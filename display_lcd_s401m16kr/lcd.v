==> flow/design.v <==
`default_nettype none
module LCD #(
	parameter	CLOCK_HZ      = 10_000_000,
	parameter	CHANGE_COM_US = 10
)(
	input  wire       Clock,
	input  wire       Reset,
	input  wire [7:0] Digit3_i,  
	input  wire [7:0] Digit2_i,
	input  wire [7:0] Digit1_i,
	input  wire [7:0] Digit0_i,
	output wire [3:0] ComPWM_o,
	output wire [7:0] SegPWM_o
);
	wire [3:0] Voltage;
	LCD_PWM LCD_PWM_inst(
		.Clock(Clock),
		.Reset(Reset),
		.Voltage0_o(Voltage[0]),
		.Voltage1_o(Voltage[1]),
		.Voltage2_o(Voltage[2]),
		.Voltage3_o(Voltage[3])
	);
	wire ChangeState;
	StrobeGenerator #(
		.CLOCK_HZ(CLOCK_HZ),
		.PERIOD_US(CHANGE_COM_US)
	) StrobeGenerator0(
		.Clock(Clock),
		.Reset(Reset),
		.Enable_i(1'b1),
		.Strobe_o(ChangeState)
	);
	reg [2:0] State  ;
	localparam [2:0] COM_0H = 3'd0;
	localparam [2:0] COM_1H = 3'd1;
	localparam [2:0] COM_2H = 3'd2;
	localparam [2:0] COM_3H = 3'd3;
	localparam [2:0] COM_0L = 3'd4;
	localparam [2:0] COM_1L = 3'd5;
	localparam [2:0] COM_2L = 3'd6;
	localparam [2:0] COM_3L = 3'd7;
	always @(posedge Clock, negedge Reset) begin
		if(!Reset) 
			State <= 0;
		else if(ChangeState)
			State <= State + 1'b1;
	end
	reg [1:0] ComAnalog[0:3];
	reg [1:0] SegAnalog[0:7];
	always @(*) begin
		case(State)
			COM_0H: begin
				ComAnalog[0] = 2'd3;
				ComAnalog[1] = 2'd1;
				ComAnalog[2] = 2'd1;
				ComAnalog[3] = 2'd1;
				SegAnalog[0] = Digit0_i[7] ? 2'd0 : 2'd2;	 
				SegAnalog[1] = Digit0_i[3] ? 2'd0 : 2'd2;	 
				SegAnalog[2] = Digit1_i[7] ? 2'd0 : 2'd2;	 
				SegAnalog[3] = Digit1_i[3] ? 2'd0 : 2'd2;	 
				SegAnalog[4] = Digit2_i[7] ? 2'd0 : 2'd2;	 
				SegAnalog[5] = Digit2_i[3] ? 2'd0 : 2'd2;	 
				SegAnalog[6] = Digit3_i[7] ? 2'd0 : 2'd2;	 
				SegAnalog[7] = Digit3_i[3] ? 2'd0 : 2'd2;	 
			end
			COM_1H: begin
				ComAnalog[0] = 2'd1;
				ComAnalog[1] = 2'd3;
				ComAnalog[2] = 2'd1;
				ComAnalog[3] = 2'd1;
				SegAnalog[0] = Digit0_i[2] ? 2'd0 : 2'd2;	 
				SegAnalog[1] = Digit0_i[4] ? 2'd0 : 2'd2;	 
				SegAnalog[2] = Digit1_i[2] ? 2'd0 : 2'd2;	 
				SegAnalog[3] = Digit1_i[4] ? 2'd0 : 2'd2;	 
				SegAnalog[4] = Digit2_i[2] ? 2'd0 : 2'd2;	 
				SegAnalog[5] = Digit2_i[4] ? 2'd0 : 2'd2;	 
				SegAnalog[6] = Digit3_i[2] ? 2'd0 : 2'd2;	 
				SegAnalog[7] = Digit3_i[4] ? 2'd0 : 2'd2;	 
			end
			COM_2H: begin
				ComAnalog[0] = 2'd1;
				ComAnalog[1] = 2'd1;
				ComAnalog[2] = 2'd3;
				ComAnalog[3] = 2'd1;
				SegAnalog[0] = Digit0_i[1] ? 2'd0 : 2'd2;	 
				SegAnalog[1] = Digit0_i[6] ? 2'd0 : 2'd2;	 
				SegAnalog[2] = Digit1_i[1] ? 2'd0 : 2'd2;	 
				SegAnalog[3] = Digit1_i[6] ? 2'd0 : 2'd2;	 
				SegAnalog[4] = Digit2_i[1] ? 2'd0 : 2'd2;	 
				SegAnalog[5] = Digit2_i[6] ? 2'd0 : 2'd2;	 
				SegAnalog[6] = Digit3_i[1] ? 2'd0 : 2'd2;	 
				SegAnalog[7] = Digit3_i[6] ? 2'd0 : 2'd2;	 
			end
			COM_3H: begin
				ComAnalog[0] = 2'd1;
				ComAnalog[1] = 2'd1;
				ComAnalog[2] = 2'd1;
				ComAnalog[3] = 2'd3;
				SegAnalog[0] = Digit0_i[0] ? 2'd0 : 2'd2;	 
				SegAnalog[1] = Digit0_i[5] ? 2'd0 : 2'd2;	 
				SegAnalog[2] = Digit1_i[0] ? 2'd0 : 2'd2;	 
				SegAnalog[3] = Digit1_i[5] ? 2'd0 : 2'd2;	 
				SegAnalog[4] = Digit2_i[0] ? 2'd0 : 2'd2;	 
				SegAnalog[5] = Digit2_i[5] ? 2'd0 : 2'd2;	 
				SegAnalog[6] = Digit3_i[0] ? 2'd0 : 2'd2;	 
				SegAnalog[7] = Digit3_i[5] ? 2'd0 : 2'd2;	 
			end
			COM_0L: begin
				ComAnalog[0] = 2'd0;
				ComAnalog[1] = 2'd2;
				ComAnalog[2] = 2'd2;
				ComAnalog[3] = 2'd2;
				SegAnalog[0] = Digit0_i[7] ? 2'd3 : 2'd1;	 
				SegAnalog[1] = Digit0_i[3] ? 2'd3 : 2'd1;	 
				SegAnalog[2] = Digit1_i[7] ? 2'd3 : 2'd1;	 
				SegAnalog[3] = Digit1_i[3] ? 2'd3 : 2'd1;	 
				SegAnalog[4] = Digit2_i[7] ? 2'd3 : 2'd1;	 
				SegAnalog[5] = Digit2_i[3] ? 2'd3 : 2'd1;	 
				SegAnalog[6] = Digit3_i[7] ? 2'd3 : 2'd1;	 
				SegAnalog[7] = Digit3_i[3] ? 2'd3 : 2'd1;	 
			end
			COM_1L: begin
				ComAnalog[0] = 2'd2;
				ComAnalog[1] = 2'd0;
				ComAnalog[2] = 2'd2;
				ComAnalog[3] = 2'd2;
				SegAnalog[0] = Digit0_i[2] ? 2'd3 : 2'd1;	 
				SegAnalog[1] = Digit0_i[4] ? 2'd3 : 2'd1;	 
				SegAnalog[2] = Digit1_i[2] ? 2'd3 : 2'd1;	 
				SegAnalog[3] = Digit1_i[4] ? 2'd3 : 2'd1;	 
				SegAnalog[4] = Digit2_i[2] ? 2'd3 : 2'd1;	 
				SegAnalog[5] = Digit2_i[4] ? 2'd3 : 2'd1;	 
				SegAnalog[6] = Digit3_i[2] ? 2'd3 : 2'd1;	 
				SegAnalog[7] = Digit3_i[4] ? 2'd3 : 2'd1;	 
			end
			COM_2L: begin
				ComAnalog[0] = 2'd2;
				ComAnalog[1] = 2'd2;
				ComAnalog[2] = 2'd0;
				ComAnalog[3] = 2'd2;
				SegAnalog[0] = Digit0_i[1] ? 2'd3 : 2'd1;	 
				SegAnalog[1] = Digit0_i[6] ? 2'd3 : 2'd1;	 
				SegAnalog[2] = Digit1_i[1] ? 2'd3 : 2'd1;	 
				SegAnalog[3] = Digit1_i[6] ? 2'd3 : 2'd1;	 
				SegAnalog[4] = Digit2_i[1] ? 2'd3 : 2'd1;	 
				SegAnalog[5] = Digit2_i[6] ? 2'd3 : 2'd1;	 
				SegAnalog[6] = Digit3_i[1] ? 2'd3 : 2'd1;	 
				SegAnalog[7] = Digit3_i[6] ? 2'd3 : 2'd1;	 
			end
			COM_3L: begin
				ComAnalog[0] = 2'd2;
				ComAnalog[1] = 2'd2;
				ComAnalog[2] = 2'd2;
				ComAnalog[3] = 2'd0;
				SegAnalog[0] = Digit0_i[0] ? 2'd3 : 2'd1;	 
				SegAnalog[1] = Digit0_i[5] ? 2'd3 : 2'd1;	 
				SegAnalog[2] = Digit1_i[0] ? 2'd3 : 2'd1;	 
				SegAnalog[3] = Digit1_i[5] ? 2'd3 : 2'd1;	 
				SegAnalog[4] = Digit2_i[0] ? 2'd3 : 2'd1;	 
				SegAnalog[5] = Digit2_i[5] ? 2'd3 : 2'd1;	 
				SegAnalog[6] = Digit3_i[0] ? 2'd3 : 2'd1;	 
				SegAnalog[7] = Digit3_i[5] ? 2'd3 : 2'd1;	 
			end
			default: begin
				ComAnalog[0] = 2'dX;
				ComAnalog[1] = 2'dX;
				ComAnalog[2] = 2'dX;
				ComAnalog[3] = 2'dX;
				SegAnalog[0] = 2'dX;
				SegAnalog[1] = 2'dX;
				SegAnalog[2] = 2'dX;
				SegAnalog[3] = 2'dX;
				SegAnalog[4] = 2'dX;
				SegAnalog[5] = 2'dX;
				SegAnalog[6] = 2'dX;
				SegAnalog[7] = 2'dX;
			end
		endcase
	end
	assign ComPWM_o[0] = Voltage[ComAnalog[0]];
	assign ComPWM_o[1] = Voltage[ComAnalog[1]];
	assign ComPWM_o[2] = Voltage[ComAnalog[2]];
	assign ComPWM_o[3] = Voltage[ComAnalog[3]];
	assign SegPWM_o[0] = Voltage[SegAnalog[0]];
	assign SegPWM_o[1] = Voltage[SegAnalog[1]];
	assign SegPWM_o[2] = Voltage[SegAnalog[2]];
	assign SegPWM_o[3] = Voltage[SegAnalog[3]];
	assign SegPWM_o[4] = Voltage[SegAnalog[4]];
	assign SegPWM_o[5] = Voltage[SegAnalog[5]];
	assign SegPWM_o[6] = Voltage[SegAnalog[6]];
	assign SegPWM_o[7] = Voltage[SegAnalog[7]];
endmodule
`default_nettype wire
`default_nettype none
module LCD_PWM(
	input wire 	Clock,
	input wire 	Reset,
	output wire	Voltage0_o,	 
	output wire	Voltage1_o,	 
	output wire	Voltage2_o,	 
	output wire	Voltage3_o	 
);
	reg [1:0] State  ;
	always @(posedge Clock, negedge Reset) begin
		if(!Reset)
			State <= 2'b00;
		else if(State == 2'b00)
			State <= 2'b01;
		else if(State == 2'b01)
			State <= 2'b11;
		else
			State <= 2'b00;
	end
	assign Voltage0_o = 1'b0;
	assign Voltage1_o = State[1];
	assign Voltage2_o = State[0];
	assign Voltage3_o = 1'b1;
endmodule
`default_nettype wire
`default_nettype none
module StrobeGenerator #(
	parameter	CLOCK_HZ	= 10_000_000,
	parameter	PERIOD_US	= 100
)(
	input wire  Clock,
	input wire  Reset,
	input wire  Enable_i,
	output reg  Strobe_o
);
	localparam DELAY = (CLOCK_HZ / 1_000_000) * PERIOD_US - 1;
	localparam WIDTH = $clog2(DELAY + 1);
	initial begin
		if(DELAY <= 0)
			$fatal(0, "Wrong DELAY value: %d", DELAY);
	end
	reg [WIDTH-1:0] Counter;
	always @(posedge Clock, negedge Reset) begin
		if(!Reset) begin
			Counter      <= DELAY;
			Strobe_o     <= 1'b0;
		end else if(Enable_i) begin
			if(!Counter) begin
				Counter  <= DELAY;
				Strobe_o <= 1'b1;
			end else begin
				Counter  <= Counter - 1'b1;
				Strobe_o <= 1'b0;
			end 
		end else begin
			Counter <= DELAY;
		end
	end
endmodule
`default_nettype wire
### Reports on LCD

Tool output for the design above, in the order of the flow.
Line numbers count from 1 in the design file above.
Library cell names are shortened.
The mark -- stands for no value.

| set-up | value |
|---|---|
| top module | LCD |
| clock | Clock |
| library | sky130hd |
| corner | tt_025C_1v80 |

### Word-level counts

Source: Yosys, flattened and elaborated. Widths are those after wreduce; folded enables and synchronous resets count as part of the registers. Registers that Yosys merges into a memory's read port (data or address) are not register bits. Print and check cells do not count. Equal cells are merged and count once.

| storage and ports | value |
|---|---|
| input bits | 34 |
| register bits | 13 |

| operators by class | value |
|---|---|
| shift operators | 12 |
| muxes and demuxes | 80 |
| equal/unequal tests | 8 |
| $add $sub $neg | 2 |
| reduce/logical cells | 11 |

Operators with widths:

| cell | count |
|---|---|
| 2-bit two-way mux | 66 |
| 2-bit case mux with 8-bit select | 8 |
| 4-bit by 2-bit variable part select with 1-bit output | 12 |
| 2-bit case mux with 4-bit select | 4 |
| 3-bit OR reduction | 8 |
| 3-bit equality test (second input constant) | 4 |
| 7-bit by 1-bit subtractor with 7-bit output (second input constant) | 1 |
| 7-bit zero test | 1 |
| 7-bit two-way mux | 1 |
| 3-bit by 2-bit equality test with 1-bit output (second input constant) | 2 |
| 3-bit by 1-bit adder with 3-bit output (second input constant) | 1 |
| 3-bit by 1-bit equality test with 1-bit output (second input constant) | 1 |
| 3-bit zero test | 1 |
| 2-bit by 1-bit equality test with 1-bit output (second input constant) | 1 |
| 2-bit zero test | 1 |
| 1-bit two-way mux | 1 |

### Logic depth

Yosys ltp: most cells in a row. Word level: on the elaborated netlist, between registers, memories and ports. Mapped: between sequential cells and ports; inverters and the memories' decode and read muxes count.

| logic depth | value |
|---|---|
| word-level depth | 4 |
| ABC_AREA | 0 |
| mapped depth | 9 |

### Mapped cells and area

Yosys stat after the flow's synthesis: flattened, memories mapped to cells. It holds for the ABC_AREA given above (unset counts as 0); a run with the other value may have another netlist.

| synthesis totals | value |
|---|---|
| chip area (Yosys) | 0.0013075 mm^2 |
| mapped flip-flops | 13 |
| cells in the netlist | 156 |
| buffers | 11 |

Cell types:

| cell type | count |
|---|---|
| dfrtp_1 | 9 |
| dfstp_2 | 4 |
| ha_1 | 8 |
| xor2_1 | 10 |
| mux2i_1 | 8 |
| o21ai_0 | 15 |
| a21oi_1 | 14 |
| a221o_1 | 7 |
| nor3_2 | 7 |
| o221ai_1 | 7 |
| nor3_1 | 11 |
| inv_1 | 10 |
| nor2_1 | 9 |
| nand2_1 | 8 |
| buf_2 | 5 |
| o31ai_4 | 1 |
| xnor2_1 | 2 |
| a211oi_1 | 2 |

Not listed: further types 14, cells in them 19.
By module: a second synthesis without flattening, with its own total; a netlist apart from the flattened one above.

| second synthesis, totals | value |
|---|---|
| cells (unflattened synthesis) | 176 |
| area total of the unflattened synthesis | 0.0015277 mm^2 |

Each row is one instance without its submodules.

Modules:

| module | cells | instances | area (mm^2) |
|---|---|---|---|
| LCD | 130 | 1 | 0.001046 |
| StrobeGenerator | 38 | 1 | 0.0003991 |
| LCD_PWM | 8 | 1 | 0.0000826 |

### Timing after synthesis

OpenSTA on the mapped netlist: ideal clock, no wires. The path of least setup slack (recovery checks aside). Input and output delay are each 20% of the period. Register names are those of the netlist, which keeps one name where synthesis merged equal registers.

| path after synthesis | value |
|---|---|
| kind | register to output |
| start point | reg State[2] |
| end point | out SegPWM_o[0] |
| required time | 2.408 ns |
| arrival | 1.815 ns |
| stages on the path | 10 |
| output delay | 0.602 ns |
| path delay | 1.815 ns |
| slack | 0.593 ns |
| period | 3.01 ns |
| synthesis period reached | 2.417 ns |

"path delay" = arrival - input delay + setup time.
At an output port there is no setup time.
"stages on the path" counts driving pins, that of a launching flip-flop among them; a cell with two outputs on the path counts twice.
"synthesis period reached" = period - worst setup slack (recovery checks aside). The figure is calculated, with input and output delays left at 20% of the set period.
Between the ends stands the longest chain of elaborated cells between them, by number of cells; it is not shown to be the way that was timed. Of several equally long chains one is given.
A line is the first line of the expression or statement that the cell stems from. Yosys adds cells for indexed reads and writes and turns some case tables into memories.

| on the way, after synthesis | value |
|---|---|
| cells stage by stage | dfrtp_1 > buf_4 > inv_1 > buf_2 > ha_1 > clkbuf_1 > mux2i_1 > o221ai_1 > o21ai_0 > a21oi_1 |
| cells in the longest elaborated chain | 3 |

Ends and longest elaborated chain, after synthesis:

| element | RTL line | text |
|---|---|---|
| start: declaration | 34 | `reg [2:0] State ;` |
| start: assignment | 45 | `State <= 0;` |
| start: assignment | 47 | `State <= State + 1'b1;` |
| 3-bit equality test | 52 | `case(State)` |
| 2-bit case mux with 8-bit select | 52 |  |
| 4-bit by 2-bit variable part select with 1-bit output | 185 | `assign SegPWM_o[0] = Voltage[SegAnalog[0]];` |
| end: declaration | 13 | `output wire [7:0] SegPWM_o` |

### Timing after layout

Path of least setup slack in the final report of stored run 2 (OpenROAD, finished layout, wires in). Where an end is a register, its clock arrival counts in the times.

| path after layout | value |
|---|---|
| kind | register to output |
| start point | reg State[1] |
| end point | out SegPWM_o[3] |
| required time | 1.70 ns |
| slack | -0.53 ns |
| output delay | 0.43 ns |
| arrival | 2.23 ns |
| stages on the path | 10 |
| period | 2.13 ns |

Between the ends stands the longest chain of elaborated cells between them, by number of cells; it is not shown to be the way that was timed. Of several equally long chains one is given.

| on the way, after layout | value |
|---|---|
| cells stage by stage | dfrtp_1 > ha_2 > buf_6 > ha_4 > buf_8 > mux2i_1 > o221ai_2 > nor3_2 > a21oi_1 > buf_2 |
| cells in the longest elaborated chain | 3 |

Ends and longest elaborated chain, after layout:

| element | RTL line | text |
|---|---|---|
| start: declaration | 34 | `reg [2:0] State ;` |
| start: assignment | 45 | `State <= 0;` |
| start: assignment | 47 | `State <= State + 1'b1;` |
| 3-bit equality test | 52 | `case(State)` |
| 2-bit case mux with 8-bit select | 52 |  |
| 4-bit by 2-bit variable part select with 1-bit output | 188 | `assign SegPWM_o[3] = Voltage[SegAnalog[3]];` |
| end: declaration | 13 | `output wire [7:0] SegPWM_o` |

Appendix: measured runs

Record of 2 stored runs of the RTL-to-layout flow on LCD, platform sky130hd. The runs are unordered. Constraints: input delay and output delay 20% of the set period each, output load 0.01 pF.
"clock period reached" means the clock period less the worst setup slack. The figure is calculated, with input and output delays left at 20% of the set period.
By "time used up by the worst setup path" is meant the share of the clock period that the worst setup path is allowed (20% is reserved at inputs, 20% at outputs), minus its slack. Clock arrival times at its registers enter into it.
By "total power of the final layout" is meant OpenSTA's value without simulated activity: inputs other than the clock are taken to toggle once in ten clock periods, and the tool carries that through the logic.
A setting shown as -- is not set for that run.
Among the results, -- means that no value is shown for the run.

| setting or result | stored run 1 | stored run 2 |
|---|---|---|
| period_ns | 1.99 | 2.13 |
| CORE_UTILIZATION | 46 | 52 |
| SETUP_SLACK_MARGIN | 0.26 | -- |
| PLACE_DENSITY_LB_ADDON | 0.11 | 0.18 |
| CORE_MARGIN | 2 | 6 |
| CELL_PAD_IN_SITES_GLOBAL_PLACEMENT | 3 | -- |
| TNS_END_PERCENT | 70 | -- |
| GPL_TIMING_DRIVEN | 0 | -- |
| GPL_ROUTABILITY_DRIVEN | 0 | -- |
| CTS_CLUSTER_SIZE | 84 | 45 |
| CTS_CLUSTER_DIAMETER | 158 | -- |
| CAP_MARGIN | 20 | 40 |
| SLEW_MARGIN | 20 | 20 |
| MIN_ROUTING_LAYER | -- | met1 |
| MAX_ROUTING_LAYER | -- | met5 |
| total negative setup slack (ns) | -- | -4.288 |
| total power of the final layout (uW) | -- | 548 |
| die outline area (mm^2) | -- | 0.003862 |
| utilization (%) | -- | 91.0 |
| time used up by the worst setup path (ns) | -- | 2.23 |
| type of the worst setup path | -- | register to output |
| smallest setup slack (ns) | -- | -0.527 |
| standard-cell area of the final layout (mm^2) | -- | 0.0020908 |
| clock period reached (ns) | -- | 2.657 |
| cell area after synthesis (mm^2) | -- | 0.0013075 |

Stored run 1: no results, placement failed with FLW-0024
